==> flow/design.v <==
`timescale 1ns / 1ps
module simple_counter(count,clk,rst);
input clk,rst;
output reg [31:0] count;
always@(posedge clk)
    begin
        if(rst)
            count=32'b0;
        else
            count=count+1;
        end 
 endmodule
# From RTL to reports: simple_counter

The steps from the RTL of simple_counter to its reports follow in flow order.
Lines are those of the file above, counted from 1.
Cell names lack the library's common part.
Not given: --

Design top: simple_counter
Clock input: clk
Library: sky130hd
Library corner: tt_025C_1v80

# After elaboration

Yosys after proc, flatten, opt, wreduce and memory -nomap, before mapping. Enables and synchronous resets that opt folds into registers are not counted as muxes. Memory bits, and registers merged into a memory's read port (data or address), are not among the register bits. Print and check cells are not counted. Equal cells are merged and count once.

Bits in registers: 32
Cells after elaboration: 2

Add/sub/neg operators: 1

Operator list:

| operator                               | count |
| adder 32 x 1 -> 32 bit with constant B | 1 |

# Depth

Longest topological path by Yosys (ltp), each cell counted once; first at word level (registers and memories cut), then after technology mapping (sequential cells cut; the memories' decode and read muxes count).

Word-level depth: 1
ABC_AREA: 1
Gate-level depth with buffers: 8

# After synthesis

Yosys stat after the flow's synthesis: flattened, memories mapped to cells. It holds for the ABC_AREA given above (unset counts as 0); a run with the other value may have another netlist.
Totals and module areas in this step are rounded.

Cell types:

| cell     | count | area in all (sq um) |
| dfxtp_1  | 32    | 640.614 |
| nand2_1  | 65    | 243.984 |
| nor2_1   | 54    | 202.694 |
| a21oi_1  | 22    | 110.106 |
| nor2_4   | 8     | 90.086 |
| nand3_1  | 15    | 75.072 |
| inv_1    | 17    | 63.811 |
| nor2_2   | 6     | 37.536 |
| o21ai_0  | 7     | 35.034 |
| nand2_2  | 4     | 25.024 |
| nand2_4  | 2     | 22.522 |
| nor2_8   | 1     | 20.019 |
| and2_1   | 3     | 18.768 |
| xor2_1   | 2     | 17.517 |
| nor3b_1  | 2     | 15.014 |
| o21a_1   | 2     | 15.014 |
| ha_1     | 1     | 12.512 |
| clkbuf_1 | 2     | 7.507 |

Not listed: further types 5, cells in them 5.

Standard cells after synthesis: 250
Cell area after synthesis: 1,700 sq um
Mapped flip-flops: 32
Sequential part of the area: 640 sq um

# Worst setup path after synthesis

OpenSTA on the mapped netlist: ideal clock, no wires. The path of least setup slack (recovery checks aside). Input and output delay are each 20% of the period. Register names are those of the netlist, which keeps one name where synthesis merged equal registers.

Kind: flip-flop to flip-flop
Start: register count[0]
End: register count[10]
Setup time: 0.116 ns
Driving pins on the path: 8
Arrival: 1.229 ns
Clock period: 2.4 ns
Data required time: 2.284 ns
Setup slack: 1.055 ns
Path delay: 1.345 ns
Launch time at the first pin: 0.000 ns
Path buffers: 0
Period reached after synthesis: 1.345 ns

"path delay" is the arrival time less input delay plus setup time.
"driving pins on the path" counts driving pins, that of a launching flip-flop among them; a cell with two outputs on the path counts twice.
"period reached after synthesis" is the clock period less the worst setup slack; recovery checks do not enter. This is arithmetic on one report: input and output delays are still those of the set period (20% each).
Between the ends stands the longest chain of elaborated cells between them, by number of cells; it is not shown to be the way that was timed. Of several equally long chains one is given.
A line is the first line of the expression or statement that the cell stems from. Yosys adds cells for indexed reads and writes and turns some case tables into memories.

Cells stage by stage: dfxtp_1 ha_1 nand2_1 nor2_4 nand2_4 nor2_4 nand2_1 and3_1
Cells in the longest elaborated chain: 1
Elaborated cells between the ends (all ways): 1
Source lines of those cells: 1
Those cells by class: add/sub: 1

RTL lines, path after synthesis:

| element                | line | text |
| start: declaration     | 4    | `output reg [31:0] count;` |
| start: assignment      | 8    | `count=32'b0;` |
| start: assignment      | 10   | `count=count+1;` |
| adder 32 x 1 -> 32 bit | 10   |  |
| end: assignment        | 8    |  |
| end: assignment        | 10   |  |
| end: declaration       | 4    |  |

# Worst path after layout

Path of least setup slack in the final report of stored run 1 (OpenROAD, finished layout, wires in). Where an end is a register, its clock arrival counts in the times.

Kind: flip-flop to output port
Start: register count[1]
End: output port count[1]
Arrival: 1.20 ns
Clock period: 1.5 ns
Data required time: 1.20 ns
Setup slack: 0.00 ns
Launch time at the first pin: 0.30 ns
Path buffers: 1
Driving pins on the path: 2

Cells stage by stage: dfxtp_2 clkdlybuf4s50_1
Cells in the longest elaborated chain: 0
Elaborated cells between the ends (all ways): 0
Source lines of those cells: 0

RTL lines, path after layout:

| element            | line | text |
| start: declaration | 4    | `output reg [31:0] count;` |
| start: assignment  | 8    | `count=32'b0;` |
| start: assignment  | 10   | `count=count+1;` |
| end: declaration   | 4    |  |

==> runs of simple_counter <==
Measured results for simple_counter: 2 stored runs of the Yosys and OpenROAD flow on sky130hd. The settings differ; the order carries no meaning. The constraints put input and output delay at 20% of the set period each and load the outputs with 0.01 pF.
"period reached" = clock period - worst setup slack. The figure is calculated, with input and output delays left at 20% of the set period.
"time on the worst setup path" is the time allowed to the run's worst setup path (the clock period less input and output delay, where it has them) less its slack. Clock arrival times count: a late capture clock shortens it, a late launch clock lengthens it.
"total power of the final layout" rests on the timing tool's default activity at the inputs, not on a simulated workload.
Results are given in rounded form.
Settings: . = not set for that run.

| setting or result                              | stored run 1             | stored run 2           |
| period_ns                                      | 1.5                      | 1.54                   |
| CORE_UTILIZATION                               | 23                       | 32                     |
| SETUP_SLACK_MARGIN                             | -0.04                    | -0.01                  |
| PLACE_DENSITY_LB_ADDON                         | 0.3                      | .                      |
| CELL_PAD_IN_SITES_DETAIL_PLACEMENT             | 2                        | .                      |
| ABC_AREA                                       | 1                        | 0                      |
| GPL_ROUTABILITY_DRIVEN                         | 0                        | .                      |
| SLEW_MARGIN                                    | 40                       | 30                     |
| MIN_ROUTING_LAYER                              | met1                     | .                      |
| CAP_MARGIN                                     | 20                       | 20                     |
| CORE_MARGIN                                    | 2                        | 2                      |
| PLACE_DENSITY                                  | .                        | 0.46                   |
| CORE_ASPECT_RATIO                              | .                        | 1.37                   |
| TNS_END_PERCENT                                | .                        | 15                     |
| CTS_CLUSTER_SIZE                               | .                        | 100                    |
| synthesis area (sq um)                         | 1,700                    | 1,500                  |
| total die area (sq um)                         | 8,000                    | 5,200                  |
| standard-cell area of the final layout (sq um) | 2,300                    | 2,500                  |
| post-layout utilization (%)                    | 33                       | 57                     |
| setup slack of the critical path (ns)          | -0.003                   | -0.34                  |
| setup total negative slack (ns)                | -0.003                   | -5.9                   |
| post-route worst hold slack (ns)               | 0.46                     | 0.50                   |
| total power of the final layout (W)            | 0.0018                   | 0.0016                 |
| period reached (ns)                            | 1.503                    | 1.877                  |
| time on the worst setup path (ns)              | 1.20                     | 1.88                   |
| type of the worst setup path                   | flip-flop to output port | flip-flop to flip-flop |
